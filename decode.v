==> flow/design.v <==
`timescale 1ns / 1ps
module decode(clk,regwrite,instruction,opcode,read_data1,read_data2,sign_extended_immediate,rt,rd);
	input clk;
	input regwrite;
	input [31:0]instruction;
	output [5:0]opcode;
	output [31:0]read_data1;
	output [31:0]read_data2;
	output [31:0]sign_extended_immediate;
	output [4:0]rt;
	output [4:0]rd;
	assign opcode=instruction[31:26];
	assign rt=instruction[20:16];
	assign rd=instruction[15:11];
	signextend se (
    .value(instruction[15:0]), 
    .outputval(sign_extended_immediate)
    );
	registerfile regfile (
    .clk(clk), 
    .regwrite(regwrite), 
    .read_reg1(instruction[25:21]), 
    .read_reg2(instruction[20:16]), 
    .write_reg(instruction[15:11]), 
    .write_data(write_data), 
    .read_data1(read_data1), 
    .read_data2(read_data2)
    );
endmodule
`timescale 1ns / 1ps
module registerfile(clk,regwrite,read_reg1,read_reg2,write_reg,write_data,read_data1,read_data2);
	input clk;
	input regwrite;
	input [5:0]read_reg1;
	input [5:0]read_reg2;
	input [5:0]write_reg;
	input [31:0]write_data;
	output [31:0]read_data1;
	output [31:0]read_data2;
	reg [31:0]registers[31:0];
	integer i;
	initial begin
		for(i=0;i<32;i=i+1)
			registers[i]=i; 
	end
	assign read_data1=registers[read_reg1];
	assign read_data2=registers[read_reg2];
	always @(posedge clk)begin
		if(regwrite && (write_reg !== 0))begin
			registers[write_reg]=write_data;
		end
	end
endmodule
`timescale 1ns / 1ps
module signextend(value,outputval);
	input [15:0]value;
	output [31:0]outputval;
	assign outputval={{16{value[15]}},value[15:0]};
endmodule
Reports on decode
Tool output for the design above, in the order of the flow.
Lines are those of the file above, counted from 1.
Operators carry their Yosys type and port widths (W data, S select, Z words).
Cell names lack the library's common part.
{"block": "inputs", "design": "decode", "clock_port": "clk", "library": "sky130hd", "pvt_corner": "tt_025C_1v80"}

Word level
Yosys after proc, flatten, opt, wreduce and memory -nomap, before mapping. Enables and synchronous resets that opt folds into registers are not counted as muxes. Memory bits, and registers merged into a memory's read port (data or address), are not among the register bits. Print and check cells are not counted. Equal cells are merged and count once.
Yosys's memory passes give these memory sizes; they may raise the number of words (mostly to a power of two), join words into wider ones and drop unused or constant bits.
{"block": "op_classes", "eq_ne": 1, "mux": 3, "n_reduce_logical": 1}
{"block": "ops", "op": "$mux W32", "count": 1}
{"block": "ops", "op": "$nex A5 B1 Y1 const B", "count": 1}
{"block": "ops", "op": "$mux W5", "count": 1}
{"block": "ops", "op": "$logic_and A1 B1 Y1", "count": 1}
{"block": "ops", "op": "$mux W1", "count": 1}
{"block": "word_totals", "out_inout_bits": 112, "mem_count": 1, "ram_bits": 1024, "regBits": 0, "in_bits": 34}
{"block": "mem_list", "name": "regfile.registers", "words": 32, "width": 32, "read_ports": 2, "write_ports": 1, "line": 40, "text": "reg [31:0]registers[31:0];"}

Logic depth
Depth = most cells in a row (Yosys ltp): at word level without a register or memory, in the mapped netlist without a sequential cell, where the memories' decode and read muxes count.
{"block": "depth", "word_depth": 3, "ABC_AREA": 0, "depth_mapped": 6}

After synthesis
Source: synth_stat.txt of the flow (Yosys; design flattened, memories mapped). It holds for the ABC_AREA given above (unset counts as 0); a run with the other value may have another netlist.
{"block": "types", "cell": "edfxtp_1", "count": 30, "type_area_um2": 900.864}
{"block": "types", "cell": "buf_4", "count": 105, "type_area_um2": 788.256}
{"block": "types", "cell": "mux2i_1", "count": 21, "type_area_um2": 210.202}
{"block": "types", "cell": "nor2_1", "count": 37, "type_area_um2": 138.883}
{"block": "types", "cell": "mux4_2", "count": 4, "type_area_um2": 90.086}
{"block": "types", "cell": "mux4_1", "count": 2, "type_area_um2": 52.55}
{"block": "types", "cell": "nand3b_1", "count": 7, "type_area_um2": 52.55}
{"block": "types", "cell": "nand2_1", "count": 12, "type_area_um2": 45.043}
{"block": "types", "cell": "nand3_1", "count": 9, "type_area_um2": 45.043}
{"block": "types", "cell": "o22ai_1", "count": 7, "type_area_um2": 43.792}
{"block": "types", "cell": "buf_6", "count": 3, "type_area_um2": 33.782}
{"block": "types", "cell": "nand2b_1", "count": 5, "type_area_um2": 31.28}
{"block": "types", "cell": "or3b_2", "count": 3, "type_area_um2": 26.275}
{"block": "types", "cell": "o21ai_0", "count": 5, "type_area_um2": 25.024}
{"block": "types", "cell": "mux2_2", "count": 2, "type_area_um2": 22.522}
{"block": "types", "cell": "nor3_1", "count": 4, "type_area_um2": 20.019}
{"block": "types", "cell": "clkbuf_1", "count": 5, "type_area_um2": 18.768}
{"block": "types", "cell": "nand4_1", "count": 3, "type_area_um2": 18.768}
Other cell types: 15; their cells: 21.
{"block": "synth_totals", "ffs": 30, "yosys_area_um2": 2703.8, "cell_count": 285, "seq_area_um2": 900.9, "n_buf": 116}
The figures by module come from a second, unflattened synthesis with its own total; it is not the netlist above.
{"block": "hier_totals", "hier_cells": 3435, "hier_area_um2": 49150.9}
Rows give one instance, submodules left out.
{"block": "by_module", "mod": "registerfile", "seq_area_um2": 30749.5, "cells": 3386, "mod_area_um2": 48786.8, "n_inst": 1}
{"block": "by_module", "mod": "signextend", "seq_area_um2": 0.0, "cells": 32, "mod_area_um2": 240.2, "n_inst": 1}
{"block": "by_module", "mod": "decode", "seq_area_um2": 0.0, "cells": 17, "mod_area_um2": 123.9, "n_inst": 1}

Worst setup path after synthesis
Path of least setup slack by OpenSTA after synthesis, without wires, with an ideal clock, recovery checks aside; 20% of the period is set as input and as output delay. Where synthesis merged equal registers, the netlist keeps one of their names.
{"block": "synth_path", "path_type": "input port to output port", "start": "in instruction[16]", "end": "out read_data2[4]", "clock_period_ns": 1.89, "path_buffers": 2, "required_time_ns": 1.512, "slack_ns": -0.001, "t_arrival_ns": 1.513, "output_delay_ns": 0.378, "t_first_pin_ns": 0.378, "delay_ns": 1.135, "in_delay_ns": 0.378, "driving_pins": 6, "synth_period_reached_ns": 1.891}
"delay_ns" is the arrival time less input delay plus setup time.
At an output port there is no setup time.
"driving_pins": output pins that drive a net of the path, with the launching flip-flop's if there is one; two outputs of one cell count as two.
"synth_period_reached_ns" = period - worst setup slack (recovery checks aside). The figure is calculated, with input and output delays left at 20% of the set period.
Between the ends stands the longest chain of elaborated cells between them, by number of cells; it is not shown to be the way that was timed. Of several equally long chains one is given.
Each line given opens the expression or statement behind the cell; cells for indexed reads and writes are added by Yosys, which also makes memories of some case tables.
The chain passes a memory read, where the word-level depth is cut; so it can be longer than that depth.
{"block": "synth_between", "path_cell_list": "buf_2 buf_6 mux2i_1 nor3_1 o311ai_0 o21ai_0", "elab_chain_cells": 1}
{"block": "synth_rtl", "item": "start: declaration", "line": 5, "text": "input [31:0]instruction;"}
{"block": "synth_rtl", "item": "$mem_v2 Z32 W32", "line": 40, "text": "reg [31:0]registers[31:0];"}
{"block": "synth_rtl", "item": "end: declaration", "line": 8, "text": "output [31:0]read_data2;"}

2 stored runs of decode in the flow (synthesis by Yosys, layout by OpenROAD, sky130hd cells), in arbitrary order. Constraints: input delay and output delay 20% of the set period each, output load 0.01 pF.

{"run": "flow run 1", "settings": { "period_ns": 3.65, "CORE_UTILIZATION": 71, "SETUP_SLACK_MARGIN": 0.16, "PLACE_DENSITY_LB_ADDON": 0.27, "CORE_ASPECT_RATIO": 1.82, "CELL_PAD_IN_SITES_DETAIL_PLACEMENT": 2, "TNS_END_PERCENT": 55, "ABC_AREA": 0, "GPL_TIMING_DRIVEN": 1, "SLEW_MARGIN": 20, "MIN_ROUTING_LAYER": "met2", "CAP_MARGIN": 20, "CORE_MARGIN": 2 }, "outcome": "unfinished; error DPL-0033 in placement"}
{"run": "flow run 2", "settings": { "period_ns": 4.19, "CORE_UTILIZATION": 65, "SETUP_SLACK_MARGIN": 0.37, "PLACE_DENSITY_LB_ADDON": 0.01, "CORE_MARGIN": 9, "CELL_PAD_IN_SITES_DETAIL_PLACEMENT": 2, "CTS_CLUSTER_SIZE": 70, "CAP_MARGIN": 20, "SLEW_MARGIN": 20 }, "outcome": "unfinished; error DPL-0033 in placement"}
